==> flow/design.v <==
module digitalLock #(
	parameter CLOCK_FREQ = 50000000,
	parameter PASSCODE_LENGTH = 4,					 
	parameter PASSCODE_WIDTH = 4*PASSCODE_LENGTH	 
)(
	input clock,
	input reset,
	input [3:0] key,
	output locked,
	output error,
	output [47:0] displays
);
wire [PASSCODE_WIDTH-1:0] userEntry;
LockStateMachine #(
	.CLOCK_FREQ 		(CLOCK_FREQ			),
	.PASSCODE_LENGTH 	(PASSCODE_LENGTH	)
) lock (
	.clock		(clock	),
	.reset		(reset	),
	.key			(key		),
	.locked		(locked		),
	.error		(error		),
	.userEntry	(userEntry	)
);
displayStateMachine #(
	.PASSCODE_LENGTH (PASSCODE_LENGTH	)
) display (
	.clock		(clock		),
	.reset		(reset		),
	.error		(error		),
	.userEntry	(userEntry	),
	.displays	(displays	)
);
endmodule
module HexTo7Segment (
	input			[3:0]	hex,
	output reg	[7:0]	segments
);
localparam DISPLAY_0 = 4'h0;
localparam DISPLAY_1 = 4'h1;
localparam DISPLAY_2 = 4'h2;
localparam DISPLAY_3 = 4'h4;
localparam DISPLAY_4 = 4'h8;
localparam DISPLAY_E = 4'hC;
localparam DISPLAY_r = 4'hD;
localparam DISPLAY_o = 4'hE;
localparam DISPLAY_BLANK = 4'hF;
always @ * begin
	case (hex)
		DISPLAY_0	:	segments = 8'b00111111;
		DISPLAY_1	:	segments = 8'b00000110;
		DISPLAY_2	:	segments = 8'b01011011;
		DISPLAY_3	:	segments = 8'b01001111;
		DISPLAY_4	:	segments = 8'b01100110;
		DISPLAY_E	:	segments = 8'b01111001;
		DISPLAY_r	:	segments = 8'b01010000;
		DISPLAY_o	:	segments = 8'b01011100;
		DISPLAY_BLANK	:	segments = 8'b00000000;
		default:	segments = 8'b01000000;  
	endcase
end
endmodule
module HexTo7SegmentNBit #(
	parameter DISPLAYS = 6,
	parameter HEX_MSB = (4 * DISPLAYS) - 1,
	parameter DISPLAY_MSB = (8 * DISPLAYS) - 1
)(
	input		[HEX_MSB:0		]	hex,
	output	[DISPLAY_MSB:0	]	display
);
genvar i;
generate
	for (i = 1; i <= DISPLAYS; i = i + 1) begin : encoder_loop
		HexTo7Segment encoder (
			.hex 			(hex		[(4 * i) - 1 -: 4]	),
			.segments	(display	[(8 * i) - 1 -: 8]	)
		);
	end
endgenerate
endmodule 
module LockStateMachine #(
	parameter CLOCK_FREQ = 50000000,
	parameter TIMEOUT = 10 * CLOCK_FREQ,	 
	parameter TIMEOUT_COUNTER_WIDTH = $clog2(TIMEOUT + 1),
	parameter PASSCODE_LENGTH = 4,			 
	parameter PASSCODE_WIDTH = 4*PASSCODE_LENGTH,  
	parameter ENTRY_COUNTER_WIDTH =  $clog2(PASSCODE_LENGTH + 1)
)(
	input clock,
	input reset,
	input [3:0] key,
	output reg locked,
	output reg error,
	output reg [PASSCODE_WIDTH-1:0] userEntry
);
reg [ENTRY_COUNTER_WIDTH-1:0] entryLength;
reg [PASSCODE_WIDTH-1:0] savedPasscode = 16'h8148;
reg [TIMEOUT_COUNTER_WIDTH-1:0] timeoutCounter;
reg ready;
localparam ZERO_ENTRY_COUNTER = {ENTRY_COUNTER_WIDTH{1'b0}};
localparam ZERO_ENTRY = {PASSCODE_WIDTH{1'b0}};
localparam ZERO_TIMEOUT_COUNTER = {TIMEOUT_COUNTER_WIDTH{1'b0}};
reg state_toplevel;			 
localparam UNLOCKED_TOPLEVEL = 1'd0;
localparam LOCKED_TOPLEVEL = 1'd1;
reg [2:0] state_unlocked;	 
localparam READ1_UNLOCKED = 3'd0;
localparam READ2_UNLOCKED = 3'd1;
localparam CHECK_UNLOCKED = 3'd2;
localparam LOCK_UNLOCKED = 3'd3;
localparam CLEAR_UNLOCKED = 3'd4;
reg [1:0] state_locked;		 
localparam READ_LOCKED = 2'd0;
localparam CHECK_LOCKED = 2'd1;
localparam UNLOCK_LOCKED = 2'd2;
localparam CLEAR_LOCKED = 2'd3;
always @(posedge clock or posedge reset) begin
	if (reset) begin 
		locked <= 1'b0;
		error <= 1'b0;
		ready <= 1'b0;
		state_toplevel <= UNLOCKED_TOPLEVEL;
	end else begin
		case (state_toplevel)
			UNLOCKED_TOPLEVEL : begin
				locked <= 0;
				unlocked_sub_statemachine();						 
				if (state_unlocked == LOCK_UNLOCKED) begin	 
					locked <= 1;
					state_toplevel <= LOCKED_TOPLEVEL;
				end
			end
			LOCKED_TOPLEVEL : begin
				locked <= 1;
				locked_sub_statemachine();						 
				if (state_locked == UNLOCK_LOCKED) begin	 
					locked <= 0;
					state_toplevel <= UNLOCKED_TOPLEVEL;
				end 
			end
			default state_toplevel <= UNLOCKED_TOPLEVEL;
		endcase
	end
end
task unlocked_sub_statemachine () ;
	case (state_unlocked)
		READ1_UNLOCKED: begin
			if (entryLength ==  PASSCODE_LENGTH) begin
				savedPasscode <= userEntry;
				userEntry <= ZERO_ENTRY;
				entryLength <= ZERO_ENTRY_COUNTER;
				ready <= 1'b0;
				state_unlocked <= READ2_UNLOCKED;
			end else if (key && !ready) begin
				userEntry = {userEntry[PASSCODE_WIDTH-5:0], key};
				entryLength <= entryLength + 1'b1;
				error <= 1'b0;		 
				ready <= 1'b1;
				timeoutCounter <= ZERO_TIMEOUT_COUNTER;
				state_unlocked <= READ1_UNLOCKED;
			end else if (timeoutCounter == TIMEOUT) begin
				error <= 1'b1;
				state_unlocked <= CLEAR_UNLOCKED;
			end else if (!key) begin
				ready <= 1'b0;
				state_locked <= READ1_UNLOCKED;
			end else begin
				state_unlocked <= READ1_UNLOCKED;
			end
			timeoutCounter <= timeoutCounter + 1'b1;
		end 
		READ2_UNLOCKED : begin
			if (entryLength ==  PASSCODE_LENGTH) begin
				timeoutCounter <= ZERO_TIMEOUT_COUNTER;
				state_unlocked <= CHECK_UNLOCKED;
			end else if (key && !ready) begin
				userEntry = {userEntry[PASSCODE_WIDTH-5:0], key};
				entryLength <= entryLength + 1'b1;
				ready <= 1'b1;
				timeoutCounter <= ZERO_TIMEOUT_COUNTER;
				state_unlocked <= READ2_UNLOCKED;
			end else if (timeoutCounter == TIMEOUT) begin
				error <= 1'b1;
				state_unlocked <= CLEAR_UNLOCKED;
			end else if (!key) begin
				ready <= 1'b0;
				state_locked <= READ2_UNLOCKED;
			end else begin
				state_unlocked <= READ2_UNLOCKED;
			end
			timeoutCounter <= timeoutCounter + 1'b1;
		end 
		CHECK_UNLOCKED : begin
			if (userEntry == savedPasscode) begin
				state_unlocked <= LOCK_UNLOCKED;
			end else begin 
				error <= 1'b1;
				state_unlocked <= CLEAR_UNLOCKED;
			end
		end 
		LOCK_UNLOCKED : begin
			state_unlocked <= CLEAR_UNLOCKED;
		end 
		CLEAR_UNLOCKED : begin
			entryLength <= ZERO_ENTRY_COUNTER;
			userEntry <= ZERO_ENTRY;
			timeoutCounter <= ZERO_TIMEOUT_COUNTER;
			state_unlocked <= READ1_UNLOCKED;
		end 
		default state_unlocked <= CLEAR_UNLOCKED;
	endcase
endtask
task locked_sub_statemachine () ;
	case (state_locked)
		READ_LOCKED: begin
			if (entryLength ==  PASSCODE_LENGTH) begin
				state_locked <= CHECK_LOCKED;
			end else if (key && !ready) begin
				userEntry = {userEntry[PASSCODE_WIDTH-5:0], key};
				entryLength <= entryLength + 1'b1;
				error <= 1'b0;
				ready <= 1'b1;
				timeoutCounter <= ZERO_TIMEOUT_COUNTER;
				state_locked <= READ_LOCKED;
			end else if (timeoutCounter == TIMEOUT) begin
				error <= 1'b1;
				state_locked <= CLEAR_LOCKED;
			end else if (!key) begin
				ready <= 1'b0;
				state_locked <= READ_LOCKED;
			end else begin
				state_locked <= READ_LOCKED;
			end
			timeoutCounter <= timeoutCounter + 1'b1;
		end 
		CHECK_LOCKED : begin
			if (userEntry == savedPasscode) begin
				state_locked <= UNLOCK_LOCKED;
			end else begin 
				state_locked <= CLEAR_LOCKED;
				error <= 1'b1;
			end
		end 
		UNLOCK_LOCKED : begin
			state_locked <= CLEAR_LOCKED;
		end 
		CLEAR_LOCKED : begin
			entryLength <= ZERO_ENTRY_COUNTER;
			userEntry <= ZERO_ENTRY;
			timeoutCounter <= ZERO_TIMEOUT_COUNTER;
			state_locked <= READ_LOCKED;
		end 
		default state_locked <= CLEAR_LOCKED;
	endcase
endtask
endmodule 
module displayStateMachine #(
	parameter PASSCODE_LENGTH = 4, 					 
	parameter PASSCODE_WIDTH = 4*PASSCODE_LENGTH  
)(
	input clock,
	input reset,
	input error,
	input [PASSCODE_WIDTH-1:0] userEntry,
	output [47:0] displays
);
reg [23:0] hexInput;
HexTo7SegmentNBit #(
	.DISPLAYS	(6	)
) converter (
	.hex		(hexInput	),
	.display	(displays	)
);
reg state;
localparam INPUT_STATE = 1'd0;
localparam ERROR_STATE = 1'd1;
always @(posedge clock or posedge reset) begin
	if (reset) begin
		state <= INPUT_STATE;
	end else begin
		case (state)
			INPUT_STATE : begin
				if (!error) begin
					hexInput <= {{(6-PASSCODE_LENGTH){4'hE}}, userEntry};	 
					state <= INPUT_STATE;
				end else begin
					state <= ERROR_STATE;
				end
			end
			ERROR_STATE : begin
				if (error) begin
					hexInput <= 24'hFCDDED;	 
					state <= ERROR_STATE;
				end else begin
					state <= INPUT_STATE;
				end
			end
			default state <= INPUT_STATE;
		endcase
	end
end
endmodule 
From RTL to reports: digitalLock. Tool output for the design above, in the order of the flow. Lines are those of the file above, counted from 1. Operators carry their Yosys type and port widths (W data, S select, Z words). Not given: --

Top module: digitalLock. Clock input: clock. Library: sky130hd. Library corner: tt_025C_1v80.

Word level. Yosys after proc, flatten, opt, wreduce and memory -nomap, before mapping. Print and check cells are not counted. Equal cells are merged and count once. Memory sizes are those after Yosys's memory passes, which may raise the word count (mostly to a power of two), join words into wider ones and drop unused or constant bits.

For register bits the number is 98. The entry for input port bits reads 6. The figure for output and inout port bits is 50. Under ROM bits stands 672. Under memories stands 6. The figure for cells after elaboration is 140. Under clocked read ports x word width stands 42.

Mux-type cells: 71. The figure for add/sub/neg operators is 2. The entry for reductions and logical operators reads 16. The entry for bitwise operators reads 3. For equality and inequality tests the number is 30.

Memory list: (name not given) (words 16, width 7, read ports 1, wr ports 0, line 49) `case (hex)`; (name not given) (words 16, width 7, read ports 1, wr ports 0, line 49); (name not given) (words 16, width 7, read ports 1, wr ports 0, line 49); (name not given) (words 16, width 7, read ports 1, wr ports 0, line 49); (name not given) (words 16, width 7, read ports 1, wr ports 0, line 49); (name not given) (words 16, width 7, read ports 1, wr ports 0, line 49).

Operators with widths (number): $pmux W29 S2 (3); $pmux W16 S2 (2); $pmux W24 S2 (1); $pmux W16 S3 (1); $mux W24 (2); $mux W16 (3); $mux W3 (12); $add A29 B1 Y29 const B (1); $eq A29 B29 Y1 const B (1); $ne A3 B3 Y1 const B (9); $mux W4 (6); $mux W2 (11); $eq A16 B16 Y1 (1); $mux W1 (16); $reduce_and A3 Y1 (4); $reduce_and A4 Y1 (3); $pmux W3 S4 (1); $pmux W3 S2 (2); $pmux W1 S2 (6); $reduce_and A10 Y1 (1); $ne A5 B3 Y1 const B (2); $ne A3 B2 Y1 const B (3); $pmux W3 S3 (1); $ne A2 B2 Y1 const B (4); $ne A4 B3 Y1 const B (2); $pmux W2 S4 (1); $pmux W2 S2 (2); $eq A3 B2 Y1 const B (2).

Not listed: further kinds 14, cells in them 19.

Logic depth. Yosys ltp: most cells in a row. Word level: on the elaborated netlist, between registers, memories and ports. Mapped: between sequential cells and ports; inverters and the memories' decode and read muxes count.

The figure for depth in word-level cells is 7. The entry for ABC_AREA reads 0. The figure for depth in mapped cells is 9. Gate-level depth less buffers: 7.

Netlist. Source: synth_stat.txt of the flow (Yosys; design flattened, memories mapped). It holds for the ABC_AREA given above (unset counts as 0); a run with the other value may have another netlist.

Flip-flops: 126. Cell count: 557. The figure for mapped area is 6103.4 um2. Under buffer cells stands 36. Area of sequential cells: 3363.2 um2.

Cell types: sky130_fd_sc_hd__edfxtp_1 (number 82, total area 2.46E+03 um2); sky130_fd_sc_hd__dfxtp_1 (number 40, total area 800.768 um2); sky130_fd_sc_hd__xor2_1 (number 30, total area 262.752 um2); sky130_fd_sc_hd__nor2_1 (number 66, total area 247.738 um2); sky130_fd_sc_hd__mux2_2 (number 13, total area 146.39 um2); sky130_fd_sc_hd__mux2i_1 (number 13, total area 130.125 um2); sky130_fd_sc_hd__a22oi_1 (number 17, total area 127.622 um2); sky130_fd_sc_hd__buf_4 (number 17, total area 127.622 um2); sky130_fd_sc_hd__a21oi_1 (number 24, total area 120.115 um2); sky130_fd_sc_hd__nand2_1 (number 31, total area 116.362 um2); sky130_fd_sc_hd__xnor2_1 (number 13, total area 113.859 um2); sky130_fd_sc_hd__dfrtp_1 (number 4, total area 100.096 um2); sky130_fd_sc_hd__nor4_1 (number 14, total area 87.584 um2); sky130_fd_sc_hd__or2_2 (number 14, total area 87.584 um2); sky130_fd_sc_hd__nand4_1 (number 13, total area 81.328 um2); sky130_fd_sc_hd__maj3_1 (number 8, total area 80.077 um2); sky130_fd_sc_hd__inv_1 (number 18, total area 67.565 um2); sky130_fd_sc_hd__nand3_1 (number 13, total area 65.062 um2).

Not listed: further types 46, cells in them 127. The figures by module come from a second, unflattened synthesis with its own total; it is not the netlist above.

Under cells (unflattened synthesis) stands 562. The entry for area (unflattened synthesis) reads 5848.1 um2.

Each row is one instance without its submodules.

Modules: LockStateMachine (instances 1, sequential area 2177.1 um2, cells 388, area 4165.2 um2); HexTo7Segment (instances 6, sequential area 0.0 um2, cells 22, area 161.4 um2); displayStateMachine (PASSCODE_LENGTH=4) (instances 1, sequential area 565.5 um2, cells 42, area 714.4 um2); HexTo7SegmentNBit (DISPLAYS=6) (instances 1, sequential area 0.0 um2, cells 0, area 0.0 um2); digitalLock (instances 1, sequential area 0.0 um2, cells 0, area 0.0 um2).

Worst setup path after synthesis. Path of least setup slack by OpenSTA after synthesis, without wires, with an ideal clock, recovery checks aside; 20% of the period is set as input and as output delay. Where synthesis merged equal registers, the netlist keeps one of their names.

Kind: input to register. From: input reset. To: register lock.timeoutCounter[0]. The figure for data arrival time is 3.520 ns. The entry for clock period reads 5.19 ns. Under slack stands 1.201 ns. The entry for path delay reads 2.951 ns. The entry for setup time reads 0.469 ns. The entry for buffers on the path reads 1. The entry for stages on the path reads 2. Input delay: 1.038 ns. Under data required time stands 4.721 ns. The entry for time at the first pin reads 1.038 ns. The entry for synthesis period reached reads 3.989 ns.

"path delay" = arrival - input delay + setup time. "stages on the path" counts driving pins, that of a launching flip-flop among them; a cell with two outputs on the path counts twice. "synthesis period reached" is the clock period less the worst setup slack; recovery checks do not enter. This is arithmetic on one report: input and output delays are still those of the set period (20% each). The rows between start and end are the longest chain of elaborated cells between them; the timing report does not say that the signal goes this way. Where chains are equally long, one stands for them. Each line given opens the expression or statement behind the cell; cells for indexed reads and writes are added by Yosys, which also makes memories of some case tables.

Path through: sky130_fd_sc_hd__clkbuf_1 sky130_fd_sc_hd__a311oi_1. Under length of the longest elaborated chain stands 2. The figure for elaborated cells between the ends (all ways) is 2. The entry for source lines of those cells reads 0. Classes of those cells: logic (1); reduce/logical (1).

Ends and longest elaborated chain, post-synthesis: start: declaration (line 7) `input reset,`; $not A1 Y1; $reduce_and A3 Y1; end: declaration (line 98) `reg [TIMEOUT_COUNTER_WIDTH-1:0] timeoutCounter;`.

Path in the finished layout. Path of least setup slack in the final report of flow run 1 (OpenROAD, finished layout, wires in). Where an end is a register, its clock arrival counts in the times.

Kind: input to register. From: input key[3]. To: register lock.userEntry[12]. Under data required time stands 6.81 ns. Under slack stands 3.00 ns. Input delay: 1.29 ns. The figure for data arrival time is 3.81 ns. The entry for setup time reads 0.14 ns. The entry for buffers on the path reads 2. The entry for stages on the path reads 7. The entry for time at the first pin reads 1.29 ns. The entry for clock period reads 6.44 ns.

The rows between start and end are the longest chain of elaborated cells between them; the timing report does not say that the signal goes this way. Where chains are equally long, one stands for them.

Path through: sky130_fd_sc_hd__clkdlybuf4s50_1 sky130_fd_sc_hd__nor4_1 sky130_fd_sc_hd__nor3_1 sky130_fd_sc_hd__a21oi_1 sky130_fd_sc_hd__clkbuf_1 sky130_fd_sc_hd__a22oi_1 sky130_fd_sc_hd__nor2_1. Under length of the longest elaborated chain stands 5. The figure for elaborated cells between the ends (all ways) is 7. Classes of those cells: mux (6); reduce/logical (1).

Ends and longest elaborated chain, after layout: start: declaration (line 8) `input [3:0] key,`; $logic_and A4 B1 Y1 (line 218) `end else if (key && !ready) begin`; $mux W16 (line 218); $mux W16 (line 216) `if (entryLength == PASSCODE_LENGTH) begin`; $pmux W16 S2 (line 214) `case (state_locked)`; $pmux W16 S2 (line 124) `case (state_toplevel)`; end: declaration (line 94) `output reg [PASSCODE_WIDTH-1:0] userEntry`.

Measured data: module digitalLock, platform sky130hd, 2 stored runs of the flow under differing settings, order arbitrary. Input and output delays are each 20% of the period that was set; the output load is 0.01 pF. "reached clock period": clock period set for the run, less the worst setup slack. It is reckoned from that one timing run; input and output delays stay at 20% of the period that was set. By "critical path time" is meant the share of the clock period that the worst setup path is allowed (20% is reserved at inputs, 20% at outputs), minus its slack. Clock arrival times at its registers enter into it. "power consumption" is the tool's figure for a default switching activity; nothing was simulated.

Flow run 1 has these settings: period_ns 6.44; CORE_UTILIZATION 60; SETUP_SLACK_MARGIN -0.05; PLACE_DENSITY_LB_ADDON 0.05; CELL_PAD_IN_SITES_GLOBAL_PLACEMENT 0; CELL_PAD_IN_SITES_DETAIL_PLACEMENT 0; GPL_TIMING_DRIVEN 0; CTS_CLUSTER_SIZE 17; CTS_CLUSTER_DIAMETER 166; SLEW_MARGIN 30; MAX_ROUTING_LAYER met4; CAP_MARGIN 20; CORE_MARGIN 2. The final utilization stands at 0.74. The measured standard-cell area after routing is 7265.7 um2. The measured power consumption is 0.003834 W. The critical path time comes to 2.15 ns. Worst setup path kind: input to register. The reached clock period stands at 3.435 ns. The final setup TNS reads 0.000 ns. The worst hold slack is 0.438 ns. The measured die outline area is 10994.6 um2. The worst setup slack after layout stands at 3.005 ns. The measured synthesized cell area is 6103.4 um2.

Flow run 2 has these settings: period_ns 4.28; CORE_UTILIZATION 46; CAP_MARGIN 20; CORE_MARGIN 2; SLEW_MARGIN 20. The final utilization stands at 0.555. The measured standard-cell area after routing is 7260.7 um2. The measured power consumption is 0.005853 W. The critical path time comes to 2.21 ns. Worst setup path kind: input to register. The reached clock period stands at 3.063 ns. The final setup TNS reads 0.000 ns. The worst hold slack is 0.434 ns. The measured die outline area is 14205.1 um2. The worst setup slack after layout stands at 1.217 ns. The measured synthesized cell area is 6103.4 um2.
